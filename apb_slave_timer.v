==> flow/design.v <==
module apb_slave_timer(clk, rst,
			psel, penable, pwrite, paddr, pwdata, prdata,
			pready,
			irq);
	input	clk;
	input	rst;
	input	psel;
	input	penable;
	input	pwrite;
	input	[15:0] paddr;
	input	[31:0] pwdata;
	output	reg [31:0] prdata;
	output	reg pready;
	output	irq;
	reg	[1:0] tmr_cfg;
	reg	[31:0] tmr_cnt;
	reg	[31:0] tmr_div;
	reg	[31:0] tmr_free_cnt;
	assign irq = tmr_cfg[1];
always	@(posedge clk) begin
	tmr_free_cnt <= tmr_free_cnt + 1;
	if (tmr_cfg[0]) begin
		tmr_cnt <= tmr_cnt - 1;
		if (tmr_cnt == 0) begin
			tmr_cnt <= tmr_div;
			tmr_cfg[1] <= 1;
		end
	end
	prdata <= 'bx;
	pready <= 0;
	if (psel) begin
		pready <= penable;
		if (penable && pwrite) begin
			case (paddr)
				0: begin
					tmr_cfg <= pwdata[1:0];
					if (tmr_cfg[0] ^ pwdata[0]) begin
						if (pwdata[0]) begin
							tmr_cnt <= tmr_div;
						end
					end
				end
				1: tmr_cnt <= pwdata;
				2: begin tmr_div <= pwdata;
				end
				3: tmr_free_cnt <= pwdata;
			endcase
		end
		case (paddr)
			0: prdata[1:0] <= tmr_cfg;
			1: prdata <= tmr_cnt;
			2: prdata <= tmr_div;
			3: begin
				prdata <= tmr_free_cnt;
			end
		endcase
	end
	if (rst) begin
		tmr_free_cnt <= 0;
		tmr_cnt <= 0;
		tmr_div <= 0;
		tmr_cfg <= 0;
	end
end
endmodule
## Reports on apb_slave_timer

What the tools print for apb_slave_timer, step after step.
Line numbers count from 1 in the design file above.
Operators carry their Yosys type and port widths (W data, S select, Z words).
Library cell names are shortened.
Not given: --

| inputs | value |
|---|---|
| top | apb_slave_timer |
| clock port | clk |
| cell library | sky130hd |
| timing corner | tt_025C_1v80 |

## Word-level counts

Yosys after proc, flatten, opt, wreduce and memory -nomap, before mapping. Enables and synchronous resets that opt folds into registers are not counted as muxes. Memory bits, and registers merged into a memory's read port (data or address), are not among the register bits. Print and check cells are not counted. Equal cells are merged and count once.

| storage and ports | value |
|---|---|
| register bits after elaboration | 131 |
| input port bits | 53 |
| output and inout port bits | 34 |
| word-level cells | 37 |

| cells by class | value |
|---|---|
| add/sub/neg operators | 2 |
| equality and inequality tests | 3 |
| multiplexer cells | 19 |
| bitwise gates (word level) | 1 |
| reduce/logical cells | 5 |

Operator list:

| cell | number |
|---|---|
| $mux W32 | 9 |
| $pmux W30 S3 | 1 |
| $pmux W32 S2 | 1 |
| $eq A16 B2 Y1 const B | 2 |
| $add A32 B1 Y32 const B | 1 |
| $sub A32 B1 Y32 const B | 1 |
| $logic_not A32 Y1 | 1 |
| $mux W30 | 1 |
| $eq A16 B1 Y1 const B | 1 |
| $logic_not A16 Y1 | 1 |
| $pmux W2 S4 | 1 |
| $reduce_and A3 Y1 | 2 |
| $mux W1 | 5 |
| $mux W2 | 1 |
| $xor A1 B1 Y1 | 1 |
| $logic_and A1 B1 Y1 | 1 |

## Logic depth

Yosys ltp: most cells in a row. Word level: on the elaborated netlist, between registers, memories and ports. Mapped: between sequential cells and ports; inverters and the memories' decode and read muxes count.

| depth | value |
|---|---|
| depth after elaboration | 8 |
| ABC_AREA | 1 |
| gate-level depth with buffers | 16 |
| mapped depth without buffers | 16 |

## Synthesis result

The flow's flattened synthesis, as Yosys stat reports it; memories are mapped. The netlist is that of the ABC_AREA named above (0 if unset); the other value can give another one.
The area totals of this step are shown rounded.

Cell types:

| type | number | area in all (µm²) |
|---|---|---|
| dfxtp_1 | 131 | 2.62E+03 |
| nand2_1 | 350 | 1,313.76 |
| o21ai_0 | 104 | 520.499 |
| inv_1 | 135 | 506.736 |
| a21oi_1 | 97 | 485.466 |
| nor2_1 | 116 | 435.418 |
| nand3_1 | 61 | 305.293 |
| xor2_1 | 30 | 262.752 |
| o221ai_1 | 24 | 210.202 |
| nor2_4 | 14 | 157.651 |
| clkbuf_1 | 34 | 127.622 |
| nand2_2 | 19 | 118.864 |
| nand4_1 | 19 | 118.864 |
| buf_6 | 8 | 90.086 |
| a21oi_2 | 8 | 70.067 |
| nor3_1 | 14 | 70.067 |
| nor2_2 | 11 | 68.816 |
| o211ai_2 | 4 | 50.048 |

Other cell types: 28; their cells: 74.

| mapped netlist | value |
|---|---|
| mapped cells | 1,253 |
| cell area after synthesis | 8,080 µm² |
| mapped flip-flops | 131 |

## Timing after synthesis

Path of least setup slack by OpenSTA after synthesis, without wires, with an ideal clock, recovery checks aside; 20% of the period is set as input and as output delay. Where synthesis merged equal registers, the netlist keeps one of their names.

| timing path after synthesis | value |
|---|---|
| kind | input -> register |
| start | input port paddr[15] |
| end | register tmr_cnt[18] |
| period | 3,050 ps |
| input delay | 610 ps |
| library setup time | 138 ps |
| arrival time | 1,866 ps |
| required time | 2,912 ps |
| slack | 1,046 ps |
| delay of the path | 1,394 ps |
| stages on the path | 11 |
| synthesis period reached | 2,004 ps |

"delay of the path" = arrival - input delay + setup time.
"stages on the path": output pins that drive a net of the path, with the launching flip-flop's if there is one; two outputs of one cell count as two.
"synthesis period reached" is the clock period less the worst setup slack; recovery checks do not enter. This is arithmetic on one report: input and output delays are still those of the set period (20% each).
The rows between start and end are the longest chain of elaborated cells between them; the timing report does not say that the signal goes this way. Where chains are equally long, one stands for them.
Each line given opens the expression or statement behind the cell; cells for indexed reads and writes are added by Yosys, which also makes memories of some case tables.
At most two assigning lines are given for a register; there are more.

| between the ends, after synthesis | value |
|---|---|
| cell sequence | nor2_1 -> nand2_1 -> nor2_4 -> nand2_4 -> nor3_4 -> inv_1 -> nor2_4 -> inv_1 -> clkbuf_1 -> nand4_1 -> a21oi_2 |
| length of the longest elaborated chain | 4 |
| elaborated cells between the ends (all ways) | 5 |

RTL lines, path after synthesis:

| element | RTL line | RTL |
|---|---|---|
| start, declared | 10 | `input [15:0] paddr;` |
| $eq A16 B1 Y1 | 34 | `case (paddr)` |
| $pmux W32 S2 | 34 |  |
| $mux W32 | 33 | `if (penable && pwrite) begin` |
| $mux W32 | 31 | `if (psel) begin` |
| end, assigned | 23 | `tmr_cnt <= tmr_cnt - 1;` |
| end, assigned | 25 | `tmr_cnt <= tmr_div;` |
| end, declared | 16 | `reg [31:0] tmr_cnt;` |

## Path in the finished layout

From the final timing report of flow run 1: the path of least setup slack in the routed layout; clock arrival at registers is part of the times.
The path's times are printed in steps of 10 ps; the period is the one set.

| timing path post-layout | value |
|---|---|
| kind | input -> register |
| start | input port paddr[0] |
| end | register prdata[9] |
| period | 3,080 ps |
| input delay | 620 ps |
| library setup time | 90 ps |
| arrival time | 2,680 ps |
| required time | 3,420 ps |
| slack | 740 ps |
| stages on the path | 5 |

The rows between start and end are the longest chain of elaborated cells between them; the timing report does not say that the signal goes this way. Where chains are equally long, one stands for them.
At most two assigning lines are given for a register; there are more.

| between the ends, post-layout | value |
|---|---|
| cell sequence | clkdlybuf4s50_1 -> inv_1 -> nand4_1 -> buf_4 -> o221ai_1 |
| length of the longest elaborated chain | 3 |
| elaborated cells between the ends (all ways) | 5 |

RTL lines, path post-layout:

| element | RTL line | RTL |
|---|---|---|
| start, declared | 10 | `input [15:0] paddr;` |
| $eq A16 B2 Y1 | 49 | `case (paddr)` |
| $pmux W30 S3 | 49 |  |
| $mux W30 | 31 | `if (psel) begin` |
| end, assigned | 51 | `1: prdata <= tmr_cnt;` |
| end, assigned | 52 | `2: prdata <= tmr_div;` |
| end, declared | 12 | `output reg [31:0] prdata;` |

Top module apb_slave_timer; platform sky130hd; tools Yosys and OpenROAD; 2 stored runs in no particular order. Input and output delays are each 20% of the period that was set; the output load is 0.01 pF.
"achieved period": clock period set for the run, less the worst setup slack. It is reckoned from that one timing run; input and output delays stay at 20% of the period that was set.
"power" is the tool's figure for a default switching activity; nothing was simulated.
The results are shown rounded.
Settings: . = not set for that run.
Among the results, . means that no value is shown for the run.

| run | period_ns | CORE_UTILIZATION | SETUP_SLACK_MARGIN | PLACE_DENSITY | CORE_MARGIN | ABC_AREA | CTS_CLUSTER_SIZE | CAP_MARGIN | SLEW_MARGIN | HOLD_SLACK_MARGIN | CORE_ASPECT_RATIO | CELL_PAD_IN_SITES_GLOBAL_PLACEMENT | GPL_ROUTABILITY_DRIVEN | CTS_CLUSTER_DIAMETER | MIN_ROUTING_LAYER | area of the die (µm²) | Yosys chip area after synthesis (µm²) | setup slack of the worst path (ps) | post-layout utilization (%) | power (mW) | achieved period (ps) |
|---|---|---|---|---|---|---|---|---|---|---|---|---|---|---|---|---|---|---|---|---|---|
| flow run 1 | 3.08 | 26 | 0.72 | 0.62 | 6 | 1 | 13 | 20 | 20 | . | . | . | . | . | . | 35,500 | 8,080 | 741 | 32.9 | 4.13 | 2,339 |
| flow run 2 | 3.46 | 67 | -0.3 | . | 2 | . | . | 5 | 20 | 0.24 | 0.66 | 1 | 0 | 46 | met2 | . | . | . | . | . | . |

Flow run 2: no results, placement failed with GPL-0301
